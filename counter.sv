==> flow/design.v <==
module counter
#(
	parameter start_val = 0,
	parameter fin_val = 50000000
)
(
input logic clock,
input logic reset,
input logic	set,
input logic setup_imp,
input logic [7:0] setup_data,
input logic	i_initial,
input logic work_en,
input logic up_down,
input logic timer_reset,
output logic out_imp,
output logic [7:0] data
);
always_ff @(posedge clock)
begin
	if (reset == 1)
		begin
			out_imp <= 0;
			data <= start_val;
		end
	else 
	begin
		if (set == 1) 
			begin
				out_imp <= 0;
				data <= i_initial;
			end
		else if (setup_imp == 1) 
			begin
			out_imp <= 0;
			data <= setup_data;
			end
		else
			begin
				if (work_en == 1)
					begin
						if (up_down == 1)
							begin
								if (data < fin_val)
									begin
										data <= data + 1;
										out_imp <= 0;
									end
								else 
									begin
										out_imp <= 1;
										data <= start_val;
									end
							end
						else
							begin
								if (data == start_val)
									begin
										data <= fin_val;
										out_imp <= 1;
									end
								else 
									begin
										data <= data - 1;
										out_imp <= 0;
									end
							end
					end
				else begin
					out_imp <= 0;
					data <= data;
					end	
			end
	end
end
endmodule
---- Tool chain data of counter ----
Tool output for the design above, in the order of the flow.
Line numbers count from 1 in the design file above.
Operators carry their Yosys type and port widths (W data, S select, Z words).
Library cell names are shortened.
Not given: n/a
design
  top ..................................... counter
  clock input ............................. clock
  standard-cell library ................... sky130hd
  library corner .......................... tt_025C_1v80

---- Elaborated design ----
Counts by Yosys on the flattened word-level netlist (proc, flatten, opt, wreduce; memories kept). Register bits leave out memories and registers merged into their read ports (data or address). Print and check cells are left out. Cells with the same type and inputs are merged into one.
word-level totals
  output and inout port bits .............. 9
  input port bits ......................... 16
  register bits ........................... 9
  word-level cells ........................ 21
cells by class
  add/sub/neg operators ................... 2
  multiplexer cells ....................... 9
  reductions and logical operators ........ 5
  bitwise logic cells ..................... 1
  order comparisons ....................... 1
operators by type and width
  cell                   number
  $mux W8                5
  $lt A8 B26 Y1 const B  1
  $add A8 B1 Y8 const B  1
  $sub A8 B1 Y8 const B  1
  $logic_not A8 Y1       1
  $reduce_or A4 Y1       1
  $mux W1                4
  $reduce_bool A3 Y1     1
  $reduce_bool A2 Y1     1
  $reduce_or A2 Y1       1
  $not A1 Y1             1

---- Logic depth ----
Yosys ltp: most cells in a row. Word level: on the elaborated netlist, between registers, memories and ports. Mapped: between sequential cells and ports; inverters and the memories' decode and read muxes count.
logic depth
  depth after elaboration ................. 6
  ABC_AREA ................................ 1
  mapped depth ............................ 10
  mapped depth without buffers ............ 9

---- Mapped cells and area ----
Yosys stat after the flow's synthesis: flattened, memories mapped to cells. It holds for the ABC_AREA given above (unset counts as 0); a run with the other value may have another netlist.
cell types
  type      number  total area (µm²)
  dfxtp_1   9       180.173
  nand2_1   41      153.898
  nand3_1   15      75.072
  inv_1     16      60.058
  a21oi_1   10      50.048
  ha_1      3       37.536
  nor2_1    10      37.536
  nor2_2    5       31.28
  a22oi_1   4       30.029
  nor2_4    2       22.522
  o21ai_0   4       20.019
  xor2_1    2       17.517
  nand4_1   2       12.512
  buf_2     2       10.01
  a221oi_1  1       8.758
  a22o_1    1       8.758
  buf_4     1       7.507
  o211ai_1  1       7.507
Not listed: further types 5, cells in them 5.
synthesis totals
  chip area (Yosys) ....................... 798.3 µm²
  buffer cells ............................ 3
  area of sequential cells ................ 180.2 µm²
  flip-flops .............................. 9
  standard cells after synthesis .......... 134

---- Path before layout ----
Path of least setup slack by OpenSTA after synthesis, without wires, with an ideal clock, recovery checks aside; 20% of the period is set as input and as output delay. Where synthesis merged equal registers, the netlist keeps one of their names.
timing path after synthesis
  kind .................................... register -> register
  from .................................... register data[0]
  to ...................................... register data[6]
  library setup time ...................... 0.070 ns
  clock period ............................ 1.97 ns
  data arrival time ....................... 1.235 ns
  required time ........................... 1.900 ns
  slack ................................... 0.665 ns
  time at the first pin ................... 0.000 ns
  buffers on the path ..................... 0
  path delay .............................. 1.305 ns
  driving pins on the path ................ 10
  synthesis period reached ................ 1.305 ns
"path delay" = arrival - input delay + setup time.
"driving pins on the path": output pins that drive a net of the path, with the launching flip-flop's if there is one; two outputs of one cell count as two.
"synthesis period reached" is the clock period less the worst setup slack; recovery checks do not enter. This is arithmetic on one report: input and output delays are still those of the set period (20% each).
The rows between start and end are the longest chain of elaborated cells between them; the timing report does not say that the signal goes this way. Where chains are equally long, one stands for them.
A line is the first line of the expression or statement that the cell stems from. Yosys adds cells for indexed reads and writes and turns some case tables into memories.
A register here has more assigning lines than the two given.
between the ends, after synthesis
  cells stage by stage .................... dfxtp_1 inv_1 ha_1 nand2_1 nor2_2 nor2_4 nand2_1 nand2_1 nand2_1 a21oi_1
  cells in the longest elaborated chain ... 5
  elaborated cells on any way between the ends .. 9
  RTL lines with such cells ............... 7
  classes of those cells .................. add/sub: 2; compare: 1; mux: 5; reduce/logical: 1
RTL lines, path after synthesis
  what             line  text
  start, declared  17    output logic [7:0] data
  start, assigned  24    data <= start_val;
  start, assigned  31    data <= i_initial;
  $sub A8 B1 Y8    64    data <= data - 1;
  $mux W8          57    if (data == start_val)
  $mux W8          42    if (up_down == 1)
  $mux W8          40    if (work_en == 1)
  $mux W8          33    else if (setup_imp == 1)
  end, assigned    31
  end, assigned    36    data <= setup_data;
  end, declared    17

Ticket comment

counter: 2 stored runs of the Yosys and OpenROAD flow on sky130hd. The settings differ; the order carries no meaning. The constraints put input and output delay at 20% of the set period each and load the outputs with 0.01 pF.

Flow files of run 1
==> flow/run.sh <==
#!/bin/bash
# the make line also repeats the synthesis and layout settings of config.mk as NAME=value (left out here)
make -C /OpenROAD-flow-scripts/flow DESIGN_CONFIG=/design/flow/config.mk WORK_HOME=/design/flow/orfs CLKGATE_MAP_FILE= finish
==> flow/config.mk <==
export PLATFORM = sky130hd
export DESIGN_NAME = counter
export DESIGN_NICKNAME = counter
export VERILOG_FILES = /design/flow/design.v
export SDC_FILE = /design/flow/constraint.sdc
export NUM_CORES = 4
export LEC_CHECK = 0
export ABC_AREA = 1
export CAP_MARGIN = 20
export CELL_PAD_IN_SITES_DETAIL_PLACEMENT = 0
export CORE_MARGIN = 6
export CORE_UTILIZATION = 66
export CTS_CLUSTER_DIAMETER = 151
export CTS_CLUSTER_SIZE = 47
export GPL_ROUTABILITY_DRIVEN = 0
export GPL_TIMING_DRIVEN = 0
export MIN_ROUTING_LAYER = met1
export SETUP_SLACK_MARGIN = 0.07
export SLEW_MARGIN = 20
==> flow/constraint.sdc <==
create_clock -name core_clock -period 1.48 [get_ports {clock}]
set_input_delay 0.2960 -clock core_clock [delete_from_list [all_inputs] [get_ports {clock}]]
set_output_delay 0.2960 -clock core_clock [all_outputs]
set_load 0.01 [all_outputs]

report of run 1: did not finish, place, GPL-0301

Flow files of run 2
==> flow/run.sh <==
#!/bin/bash
# the make line also repeats the synthesis and layout settings of config.mk as NAME=value (left out here)
make -C /OpenROAD-flow-scripts/flow DESIGN_CONFIG=/design/flow/config.mk WORK_HOME=/design/flow/orfs CLKGATE_MAP_FILE= finish
==> flow/config.mk <==
export PLATFORM = sky130hd
export DESIGN_NAME = counter
export DESIGN_NICKNAME = counter
export VERILOG_FILES = /design/flow/design.v
export SDC_FILE = /design/flow/constraint.sdc
export NUM_CORES = 4
export LEC_CHECK = 0
export CAP_MARGIN = 0
export CELL_PAD_IN_SITES_GLOBAL_PLACEMENT = 3
export CORE_MARGIN = 6
export CORE_UTILIZATION = 63
export CTS_CLUSTER_DIAMETER = 112
export GPL_TIMING_DRIVEN = 0
export MIN_ROUTING_LAYER = met1
export PLACE_DENSITY_LB_ADDON = 0.09
export SETUP_SLACK_MARGIN = 0.47
export SLEW_MARGIN = 20
==> flow/constraint.sdc <==
create_clock -name core_clock -period 1.61 [get_ports {clock}]
set_input_delay 0.3220 -clock core_clock [delete_from_list [all_inputs] [get_ports {clock}]]
set_output_delay 0.3220 -clock core_clock [all_outputs]
set_load 0.01 [all_outputs]

report of run 2: did not finish, place, FLW-0024
