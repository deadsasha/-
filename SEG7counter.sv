==> flow/design.v <==
module SEG7
(
input logic [3:0] i_tens,
input logic [3:0] i_ones,
output logic [6:0] segL,
output logic [6:0] segR
);
always_comb
begin
 case(i_tens)
	0: segL = 7'b1000000;
	1: segL = 7'b1111001;
	2: segL = 7'b0100100;
	3: segL = 7'b0110000;
	4: segL = 7'b0011001;
	5: segL = 7'b0010010;
	6: segL = 7'b0000010;
	7: segL = 7'b1111000;
	8: segL = 7'b0000000;
	9: segL = 7'b0011000;
	10: segL = 7'b0001000;
	11: segL = 7'b0000011;
	12: segL = 7'b1000110;
	13: segL = 7'b0100001;
	14: segL = 7'b0000110;
	15: segL = 7'b0001110;
	default: segL = 7'b1111111;
endcase
 case(i_ones)
	0: segR = 7'b1000000;
	1: segR = 7'b1111001;
	2: segR = 7'b0100100;
	3: segR = 7'b0110000;
	4: segR = 7'b0011001;
	5: segR = 7'b0010010;
	6: segR = 7'b0000010;
	7: segR = 7'b1111000;
	8: segR = 7'b0000000;
	9: segR = 7'b0011000;
	10: segR = 7'b0001000;
	11: segR = 7'b0000011;
	12: segR = 7'b1000110;
	13: segR = 7'b0100001;
	14: segR = 7'b0000110;
	15: segR = 7'b0001110;
	default: segR = 7'b1111111;
endcase
end
endmodule
module SEG7counter
(
input logic clock,
input logic reset,
input logic [23:0] data_ch,
input logic [23:0] data_t,
input logic [23:0] data_s,
input logic [23:0] setup_data,
input logic [1:0]	rezhim,
input logic [1:0] setup_rezhim_t,
input logic [23:0] setup_data_t,
output logic [6:0] ssegmentHL,
output logic [6:0] ssegmentHR,
output logic [6:0] ssegmentML,
output logic [6:0] ssegmentMR,
output logic [6:0] ssegmentSL,
output logic [6:0] ssegmentSR
);
logic [23:0] data;
logic [7:0] hour;
logic [7:0] min;
logic [7:0] sec;
always_ff @(posedge clock)
begin
if (reset == 1)
	begin
	data <= 0;
	end
else 
	begin
	if (rezhim == 0) data <= data_ch;
	else if (rezhim == 1)
		begin
		if (setup_rezhim_t != 0) data <= setup_data_t;
		else data <= data_t;
		end
	else if (rezhim == 2) data <= data_s;
	else data <= setup_data;
	end
end
always_ff @(posedge clock)
begin
if (reset == 1)
	begin
	hour <= 0;
	min <= 0;
	sec <= 0;
	end
else 
	begin
	if (rezhim == 0)
		begin
		hour <= data[23:16];
		min <= data[15:8];
		sec <= data[7:0];
		end
	else if (rezhim == 1)
		begin
		hour <= data[23:16];
		min <= data[15:8];
		sec <= data[7:0];
		end
	else if (rezhim == 2)
		begin
		hour <= data[23:16];
		min <= data[15:8];
		sec <= data[7:0];
		end
	else
		begin
		hour <= data[23:16];
		min <= data[15:8];
		sec <= data[7:0];
		end
	end
end
bin_to_bcd TENS_ONES_HOUR
(
	.preobr			(hour),
	.sgmentL			(ssegmentHL),
	.sgmentR			(ssegmentHR)
);
bin_to_bcd TENS_ONES_MIN
(
	.preobr			(min),
	.sgmentL			(ssegmentML),
	.sgmentR			(ssegmentMR)
);
bin_to_bcd TENS_ONES_SEC
(
	.preobr			(sec),
	.sgmentL			(ssegmentSL),
	.sgmentR			(ssegmentSR)
);
endmodule
module bin_to_bcd
(
input logic [7:0] 		preobr,
output logic [6:0] 		sgmentL,
output logic [6:0] 		sgmentR
);
logic [3:0] tens;
logic [3:0] ones;
integer i;
always_comb
	begin
		tens = 4'd0;
		ones = 4'd0;
		for (i = 7; i >= 0; i = i - 1)
		begin
			if (tens >= 5) tens = tens + 3;
			if (ones >= 5) ones = ones + 3;
			tens = tens << 1;
			tens[0] = ones[3];
			ones = ones << 1;
			ones[0] = preobr[i];
		end
	end
SEG7 DISPLAY_HEX
(
.i_tens	(tens),
.i_ones	(ones),
.segL		(sgmentL),
.segR		(sgmentR)
);
endmodule
Tool chain data of SEG7counter

The steps from the RTL of SEG7counter to its reports follow in flow order.
Line numbers count from 1 in the design file above.
Operators: Yosys type, input widths -> output width; for muxes data width and select width s.
Library cell names are shortened.
Not given: --

Design top: SEG7counter
Clock: clock
Cell library: sky130hd
Corner: tt_025C_1v80

Word-level counts

Yosys after proc, flatten, opt, wreduce and memory -nomap, before mapping. Enables and synchronous resets that opt folds into registers are not counted as muxes. Memory bits, and registers merged into a memory's read port (data or address), are not among the register bits. Print and check cells are not counted.
Memory sizes are those after Yosys's memory passes, which may raise the word count (mostly to a power of two), join words into wider ones and drop unused or constant bits.

Bits of input ports: 126
Memories: 6
Output and inout port bits: 42
Word width x clocked read ports: 0
Memory bits (writable): 0
Memory bits (read-only): 672
Latch bits: 0
Flip-flop bits (word level): 48

Multipliers: 0
Shifts and indexed selects: 0
Muxes and demuxes: 43
Eq/ne operators: 2
Add/sub/neg operators: 39
Divide/modulo/power cells: 0
Reductions and logical operators: 2
Order comparisons: 39
Bitwise operators: 0

Memories:

| memory          | words | bits a word | rd ports | write ports | line | RTL |
| (no name shown) | 16    | 7           | 1        | 0           | 10   | `case(i_tens)` |
| (no name shown) | 16    | 7           | 1        | 0           | 29   | `case(i_ones)` |
| (no name shown) | 16    | 7           | 1        | 0           | 10   |  |
| (no name shown) | 16    | 7           | 1        | 0           | 29   |  |
| (no name shown) | 16    | 7           | 1        | 0           | 10   |  |
| (no name shown) | 16    | 7           | 1        | 0           | 29   |  |

Operators with widths:

| operator             | number |
| $ge 4x3->1 const B   | 33 |
| $mux 24              | 4 |
| $add 4x2->4 const B  | 18 |
| $mux 4               | 18 |
| $mux 3               | 21 |
| $add 3x2->3 const B  | 15 |
| $add 1x2->3 const AB | 3 |
| $add 1x2->3 const B  | 3 |
| $ge 1x3->1 const AB  | 3 |
| $ge 1x3->1 const B   | 3 |
| $eq 2x1->1 const B   | 1 |
| $eq 2x2->1 const B   | 1 |
| $logic_not 2->1      | 1 |
| $reduce_bool 2->1    | 1 |

Longest topological paths

Longest topological path by Yosys (ltp), each cell counted once; first at word level (registers and memories cut), then after technology mapping (sequential cells cut; the memories' decode and read muxes count).

Word-level depth: 14
ABC_AREA: 0
Gate-level depth with buffers: 35

Mapped cells and area

Yosys stat after the flow's synthesis: flattened, memories mapped to cells. It holds for the ABC_AREA given above (unset counts as 0); a run with the other value may have another netlist.
The area totals of this step are shown rounded.

Cells by type:

| type     | number |
| dfxtp_1  | 48 |
| mux2i_1  | 67 |
| ha_1     | 48 |
| nor2_1   | 100 |
| a21oi_1  | 61 |
| a211oi_1 | 34 |
| nand2_1  | 54 |
| inv_1    | 52 |
| nor2b_1  | 31 |
| o21ai_0  | 34 |
| xnor2_1  | 15 |
| nand3_1  | 22 |
| clkbuf_1 | 29 |
| nand2b_1 | 15 |
| nor3_1   | 17 |
| mux2_2   | 7 |
| o22ai_1  | 12 |
| a211o_1  | 8 |

Not listed: further types 84, cells in them 219.

Sequential area: 0.00096 mm2
Buffer cells: 40
Chip area (Yosys): 0.0066 mm2
Mapped cells: 873
Mapped flip-flops: 48

By module: a second synthesis without flattening, with its own total; a netlist apart from the flattened one above.

Cell total of the unflattened synthesis: 832
Area total of the unflattened synthesis: 0.0069 mm2

Rows give one instance, submodules left out.

By module:

| module      | times used | cells | area (mm2) |
| bin_to_bcd  | 3          | 135   | 0.001 |
| SEG7counter | 1          | 214   | 0.0023 |
| SEG7        | 3          | 71    | 0.0005 |

Timing after synthesis

Source: OpenSTA report_checks on the synthesized netlist (no wires, ideal clock, input and output delay 20% of the period each), path of least setup slack; recovery checks are left aside. Register names are those of the netlist, which keeps one name where synthesis merged equal registers.

Path kind: register to output
Start point: register sec[5]
End point: output port ssegmentSL[6]
Delay of the path: 5.875 ns
Data arrival time: 5.875 ns
Launch time at the first pin: 0.000 ns
Data required time: 7.112 ns
Path slack: 1.237 ns
Buffers on the path: 1
Stages on the path: 30
Output delay: 1.778 ns
Period: 8.89 ns
Synthesis period reached: 7.653 ns

"delay of the path" = arrival - input delay + setup time.
At an output port there is no setup time.
"stages on the path" counts driving pins, that of a launching flip-flop among them; a cell with two outputs on the path counts twice.
"synthesis period reached" is the clock period less the worst setup slack; recovery checks do not enter. This is arithmetic on one report: input and output delays are still those of the set period (20% each).
The rows between start and end are the longest chain of elaborated cells between them; the timing report does not say that the signal goes this way. Where chains are equally long, one stands for them.
A line is the first line of the expression or statement that the cell stems from. Yosys adds cells for indexed reads and writes and turns some case tables into memories.
A memory read counts as a cell of the chain, while the word-level depth stops at memories.
A register here has more assigning lines than the two given.

Cells stage by stage: dfxtp_1 -> inv_1 -> ha_1 -> inv_1 -> ha_1 -> clkbuf_2 -> a21oi_1 -> xnor2_1 -> inv_1 -> ha_1 -> nand2b_1 -> o211a_1 -> o221ai_1 -> ha_1 -> nor2b_1 -> a31oi_1 -> nor3_2 -> or4_1 -> a221oi_2 -> xnor2_1 -> inv_1 -> ha_1 -> o21ai_0 -> o2111ai_1 -> and2_1 -> o21ai_0 -> inv_1 -> ha_1 -> mux2_2 -> a22o_1
Cells in the longest elaborated chain: 11
Elaborated cells between the ends (all ways): 28
RTL lines with such cells: 3

Ends and longest elaborated chain, after synthesis:

| item               | line | RTL |
| start: declaration | 71   | `logic [7:0] sec;` |
| start: assignment  | 104  | `sec <= data[7:0];` |
| start: assignment  | 110  | `sec <= data[7:0];` |
| $add 4x2->4        | 161  | `if (ones >= 5) ones = ones + 3;` |
| $mux 4             | 161  |  |
| $ge 4x3->1         | 161  |  |
| $mux 4             | 161  |  |
| $ge 4x3->1         | 161  |  |
| $mux 4             | 161  |  |
| $ge 4x3->1         | 161  |  |
| $mux 4             | 161  |  |
| $add 4x2->4        | 161  |  |
| $mux 4             | 161  |  |
| $mem_v2 16x7       | 10   | `case(i_tens)` |
| end: declaration   | 65   | `output logic [6:0] ssegmentSL,` |

Timing after layout

From the final timing report of job 2: the path of least setup slack in the routed layout; clock arrival at registers is part of the times.

Path kind: register to output
Start point: register sec[5]
End point: output port ssegmentSL[3]
Output delay: 2.82 ns
Buffers on the path: 1
Data required time: 11.28 ns
Period: 14.1 ns
Stages on the path: 32
Path slack: 3.72 ns
Launch time at the first pin: 0.28 ns
Data arrival time: 7.56 ns

The rows between start and end are the longest chain of elaborated cells between them; the timing report does not say that the signal goes this way. Where chains are equally long, one stands for them.
A memory read counts as a cell of the chain, while the word-level depth stops at memories.
A register here has more assigning lines than the two given.

Cells stage by stage: dfxtp_1 -> inv_1 -> ha_1 -> inv_1 -> ha_1 -> a21oi_1 -> xnor2_1 -> inv_1 -> ha_1 -> nand2b_1 -> o211a_1 -> o221ai_1 -> ha_1 -> nor2b_1 -> a31oi_1 -> nor3_2 -> or4_1 -> a221oi_2 -> xnor2_1 -> inv_1 -> ha_1 -> o21ai_0 -> o2111ai_1 -> and2_1 -> o21ai_0 -> inv_1 -> ha_1 -> inv_1 -> o21ai_0 -> o21ai_0 -> nor2_1 -> clkdlybuf4s50_1
Cells in the longest elaborated chain: 11
Elaborated cells between the ends (all ways): 28
RTL lines with such cells: 3

Ends and longest elaborated chain, post-layout:

| item               | line | RTL |
| start: declaration | 71   | `logic [7:0] sec;` |
| start: assignment  | 104  | `sec <= data[7:0];` |
| start: assignment  | 110  | `sec <= data[7:0];` |
| $add 4x2->4        | 161  | `if (ones >= 5) ones = ones + 3;` |
| $mux 4             | 161  |  |
| $ge 4x3->1         | 161  |  |
| $mux 4             | 161  |  |
| $ge 4x3->1         | 161  |  |
| $mux 4             | 161  |  |
| $ge 4x3->1         | 161  |  |
| $mux 4             | 161  |  |
| $add 4x2->4        | 161  |  |
| $mux 4             | 161  |  |
| $mem_v2 16x7       | 10   | `case(i_tens)` |
| end: declaration   | 65   | `output logic [6:0] ssegmentSL,` |

Wiki page: SEG7counter / flow data

Record of 2 stored runs of the RTL-to-layout flow on SEG7counter, platform sky130hd. The runs are unordered. Constraints: input delay and output delay 20% of the set period each, output load 0.01 pF.
"achieved clock period" = clock period - worst setup slack. The figure is calculated, with input and output delays left at 20% of the set period.
"critical path time" = time allowed to the worst setup path (clock period - input delay - output delay, where it has them) - its slack; a late launch clock adds to it, a late capture clock takes from it.
"total power of the final layout" is the tool's figure for a default switching activity; nothing was simulated.
Measured values are rounded.
A setting shown as -- is not set for that run.
Among the results, -- means that no value is shown for the run.

| setting or result                     | job 1 | job 2              |
| period_ns                             | 12.1  | 14.1               |
| CORE_UTILIZATION                      | 72    | 40                 |
| PLACE_DENSITY_LB_ADDON                | 0.11  | --                 |
| HOLD_SLACK_MARGIN                     | 0.08  | --                 |
| GPL_ROUTABILITY_DRIVEN                | 0     | --                 |
| CAP_MARGIN                            | 40    | 20                 |
| SLEW_MARGIN                           | 30    | 20                 |
| MIN_ROUTING_LAYER                     | met2  | --                 |
| CORE_MARGIN                           | 2     | 2                  |
| critical path time (ns)               | --    | 7.56               |
| class of the worst setup path         | --    | register to output |
| utilization after layout (%)          | --    | 54                 |
| overall die area (mm2)                | --    | 0.018              |
| achieved clock period (ns)            | --    | 10.383             |
| standard-cell area after layout (mm2) | --    | 0.0086             |
| total power of the final layout (µW)  | --    | 1,100              |
| smallest setup slack (ns)             | --    | 3.7                |
| smallest hold slack (ns)              | --    | 0.43               |
| setup TNS (ns)                        | --    | 0.000              |
| synthesized cell area (mm2)           | --    | 0.0066             |

Job 1: stopped before the end: placement reported FLW-0024
